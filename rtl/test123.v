==> flow/design.v <==
module pi_controller (
  input clk,
  input reset_n,
  input signed [15:0] error,
  output signed [15:0] control
);
  reg signed [31:0] sum = 0;
  reg signed [15:0] Kp = 10;
  reg signed [15:0] Ki = 5;
  reg signed [15:0] integral = 0;
  always @(posedge clk or negedge reset_n) begin
    if (~reset_n) begin
      sum <= 0;
      integral <= 0;
    end else begin
      integral <= integral + error;
      sum <= (Kp * error) + (Ki * integral);
    end
  end
  assign control = sum[15:0];
endmodule
* Reports on pi_controller
The steps from the RTL of pi_controller to its reports follow in flow order.
Lines are those of the file above, counted from 1.
Library cell names are shortened.
A cell with n/a has no value.
- Design top :: pi_controller
- Clock input :: clk
- Cell library :: sky130hd
- Library corner :: tt_025C_1v80

* Word-level counts
Yosys after proc, flatten, opt, wreduce and memory -nomap, before mapping. Enables and synchronous resets that opt folds into registers are not counted as muxes. Memory bits, and registers merged into a memory's read port (data or address), are not among the register bits. Print and check cells are not counted. Equal cells are merged and count once.
- Bits in registers :: 32
- Input port bits :: 18
- Output and inout port bits :: 16
- Word-level cells :: 6
- Add/sub/neg operators :: 2
- Multiply operators :: 2
** Operators with widths (count)
- 4-bit by 16-bit multiplier with 15-bit output with constant A :: 1
- 4-bit by 16-bit multiplier with 16-bit output with constant A :: 1
- 16-bit adder :: 2

* Depth
Yosys ltp: most cells in a row. Word level: on the elaborated netlist, between registers, memories and ports. Mapped: between sequential cells and ports; inverters and the memories' decode and read muxes count.
- Word-level depth :: 2
- ABC_AREA :: 0
- Depth in mapped cells :: 18
- Mapped depth without buffers :: 18

* Mapped cells and area
Source: synth_stat.txt of the flow (Yosys; design flattened, memories mapped). It holds for the ABC_AREA given above (unset counts as 0); a run with the other value may have another netlist.
Totals and module areas in this step are rounded.
- Standard cells after synthesis :: 344
- Chip area (Yosys) :: 3327 µm²
- Sequential area :: 800.8 µm²
- Flip-flop cells :: 32
- Buffer cells :: 1
** Cell types
- ha_1 :: count 66, area in all 825.792 µm²
- dfrtp_1 :: count 32, area in all 800.768 µm²
- fa_1 :: count 15, area in all 300.288 µm²
- xnor2_1 :: count 25, area in all 218.96 µm²
- inv_1 :: count 51, area in all 191.434 µm²
- a21oi_1 :: count 21, area in all 105.101 µm²
- xor2_1 :: count 12, area in all 105.101 µm²
- o21ai_0 :: count 19, area in all 95.091 µm²
- a21o_1 :: count 10, area in all 75.072 µm²
- nand2_1 :: count 15, area in all 56.304 µm²
- nor2_1 :: count 12, area in all 45.043 µm²
- o21bai_1 :: count 5, area in all 37.536 µm²
- o21a_1 :: count 4, area in all 30.029 µm²
- a221oi_4 :: count 1, area in all 26.275 µm²
- nand3_1 :: count 5, area in all 25.024 µm²
- a211oi_1 :: count 3, area in all 22.522 µm²
- nand3b_1 :: count 3, area in all 22.522 µm²
- nor3_1 :: count 4, area in all 20.019 µm²
Other cell types: 29; their cells: 41.

* Path before layout
OpenSTA on the mapped netlist: ideal clock, no wires. The path of least setup slack (recovery checks aside). Input and output delay are each 20% of the period. Register names are those of the netlist, which keeps one name where synthesis merged equal registers.
- Path type :: input to register
- From :: input port error[1]
- To :: register sum[13]
- Clock period :: 4.1 ns
- External input delay :: 0.820 ns
- Setup time :: 0.131 ns
- Launch time at the first pin :: 0.820 ns
- Arrival :: 4.019 ns
- Data required time :: 3.969 ns
- Slack :: -0.050 ns
- Delay of the path :: 3.330 ns
- Stages on the path :: 18
- Buffers on the path :: 0
- Period reached after synthesis :: 4.15 ns
"delay of the path" is the arrival time less input delay plus setup time.
"stages on the path" counts driving pins, that of a launching flip-flop among them; a cell with two outputs on the path counts twice.
"period reached after synthesis" is the clock period less the worst setup slack; recovery checks do not enter. This is arithmetic on one report: input and output delays are still those of the set period (20% each).
The rows between start and end are the longest chain of elaborated cells between them; the timing report does not say that the signal goes this way. Where chains are equally long, one stands for them.
Each line given opens the expression or statement behind the cell; cells for indexed reads and writes are added by Yosys, which also makes memories of some case tables.
- Cell sequence :: ha_1 > ha_1 > inv_1 > fa_1 > nor2b_1 > o21ai_0 > a21o_1 > nand3b_1 > xnor2_1 > fa_1 > inv_1 > ha_1 > and4_1 > and3_1 > a21oi_1 > and3_1 > o21ai_0 > xor2_1
- Length of the longest elaborated chain :: 2
- Elaborated cells between the ends (all ways) :: 2
- RTL lines with such cells :: 1
- Classes of those cells :: add/sub (1); mul (1)
** RTL lines, path after synthesis
- start: declaration :: line 4 : input signed [15:0] error,
- 4-bit by 16-bit multiplier with 15-bit output :: line 17 : sum <= (Kp * error) + (Ki * integral);
- 16-bit adder :: line 17
- end: assignment :: line 13 : sum <= 0;
- end: assignment :: line 17
- end: declaration :: line 7 : reg signed [31:0] sum = 0;

* Path in the finished layout
From the final timing report of flow run 2: the path of least setup slack in the routed layout; clock arrival at registers is part of the times.
- Path type :: input to register
- From :: input port error[1]
- To :: register sum[15]
- Clock period :: 5.13 ns
- External input delay :: 1.03 ns
- Setup time :: 0.12 ns
- Launch time at the first pin :: 1.03 ns
- Arrival :: 4.23 ns
- Data required time :: 5.30 ns
- Slack :: 1.07 ns
- Stages on the path :: 19
- Buffers on the path :: 2
The rows between start and end are the longest chain of elaborated cells between them; the timing report does not say that the signal goes this way. Where chains are equally long, one stands for them.
- Cell sequence :: buf_8 > ha_4 > ha_4 > inv_2 > fa_2 > nor2b_1 > o21ai_1 > a21o_1 > buf_4 > a31oi_4 > xor2_2 > fa_1 > ha_4 > nand2_1 > nand2_1 > nand2_1 > a31oi_1 > o22ai_1 > xnor2_1
- Length of the longest elaborated chain :: 2
- Elaborated cells between the ends (all ways) :: 2
- RTL lines with such cells :: 1
- Classes of those cells :: add/sub (1); mul (1)
** RTL lines, path after layout
- start: declaration :: line 4 : input signed [15:0] error,
- 4-bit by 16-bit multiplier with 15-bit output :: line 17 : sum <= (Kp * error) + (Ki * integral);
- 16-bit adder :: line 17
- end: assignment :: line 13 : sum <= 0;
- end: assignment :: line 17
- end: declaration :: line 7 : reg signed [31:0] sum = 0;

Data sheet: physical implementation of pi_controller

Module pi_controller, platform sky130hd: 2 stored runs of the flow (Yosys, OpenROAD) with differing settings, in no particular order. Input and output delays are each 20% of the period that was set; the output load is 0.01 pF.
"achieved clock period": clock period set for the run, less the worst setup slack. It is reckoned from that one timing run; input and output delays stay at 20% of the period that was set.
"allowed time less slack (worst setup path)" means the part of the period allowed to the worst setup path (the constraints hold back 20% at inputs and 20% at outputs) less its slack; where the path has registers, the arrival times of their clocks count too.
The measured numbers are rounded.

* Flow run 1
** Files
==> flow/run.sh <==
#!/bin/bash
# the make line also repeats the synthesis and layout settings of config.mk as NAME=value (left out here)
make -C /OpenROAD-flow-scripts/flow DESIGN_CONFIG=/design/flow/config.mk WORK_HOME=/design/flow/orfs CLKGATE_MAP_FILE= finish
==> flow/config.mk <==
export PLATFORM = sky130hd
export DESIGN_NAME = pi_controller
export DESIGN_NICKNAME = pi_controller
export VERILOG_FILES = /design/flow/design.v
export SDC_FILE = /design/flow/constraint.sdc
export NUM_CORES = 4
export LEC_CHECK = 0
export ABC_AREA = 1
export CAP_MARGIN = 20
export CELL_PAD_IN_SITES_GLOBAL_PLACEMENT = 3
export CORE_MARGIN = 6
export CORE_UTILIZATION = 71
export PLACE_DENSITY_LB_ADDON = 0.19
export SETUP_SLACK_MARGIN = -0.31
export SLEW_MARGIN = 15
export TNS_END_PERCENT = 80
==> flow/constraint.sdc <==
create_clock -name core_clock -period 4.36 [get_ports {clk}]
set_input_delay 0.8720 -clock core_clock [delete_from_list [all_inputs] [get_ports {clk}]]
set_output_delay 0.8720 -clock core_clock [all_outputs]
set_load 0.01 [all_outputs]
** Results
No results, placement failed with FLW-0024.

* Flow run 2
** Files
==> flow/run.sh <==
#!/bin/bash
# the make line also repeats the synthesis and layout settings of config.mk as NAME=value (left out here)
make -C /OpenROAD-flow-scripts/flow DESIGN_CONFIG=/design/flow/config.mk WORK_HOME=/design/flow/orfs CLKGATE_MAP_FILE= finish
==> flow/config.mk <==
export PLATFORM = sky130hd
export DESIGN_NAME = pi_controller
export DESIGN_NICKNAME = pi_controller
export VERILOG_FILES = /design/flow/design.v
export SDC_FILE = /design/flow/constraint.sdc
export NUM_CORES = 4
export LEC_CHECK = 0
export ABC_AREA = 0
export CAP_MARGIN = 20
export CELL_PAD_IN_SITES_GLOBAL_PLACEMENT = 1
export CORE_ASPECT_RATIO = 0.78
export CORE_MARGIN = 2
export CORE_UTILIZATION = 53
export GPL_ROUTABILITY_DRIVEN = 0
export MIN_ROUTING_LAYER = met2
export PLACE_DENSITY = 0.4
export SETUP_SLACK_MARGIN = 1.25
export SLEW_MARGIN = 20
==> flow/constraint.sdc <==
create_clock -name core_clock -period 5.13 [get_ports {clk}]
set_input_delay 1.0260 -clock core_clock [delete_from_list [all_inputs] [get_ports {clk}]]
set_output_delay 1.0260 -clock core_clock [all_outputs]
set_load 0.01 [all_outputs]
** Results
- Achieved clock period :: 4.058 ns
- Worst setup slack after layout :: 1.072 ns
- Synthesis area :: 3327 µm²
- Utilization after routing :: 71.0%
- Die footprint :: 6932 µm²
- Allowed time less slack (worst setup path) :: 3.03 ns
- Worst setup path type :: input to register
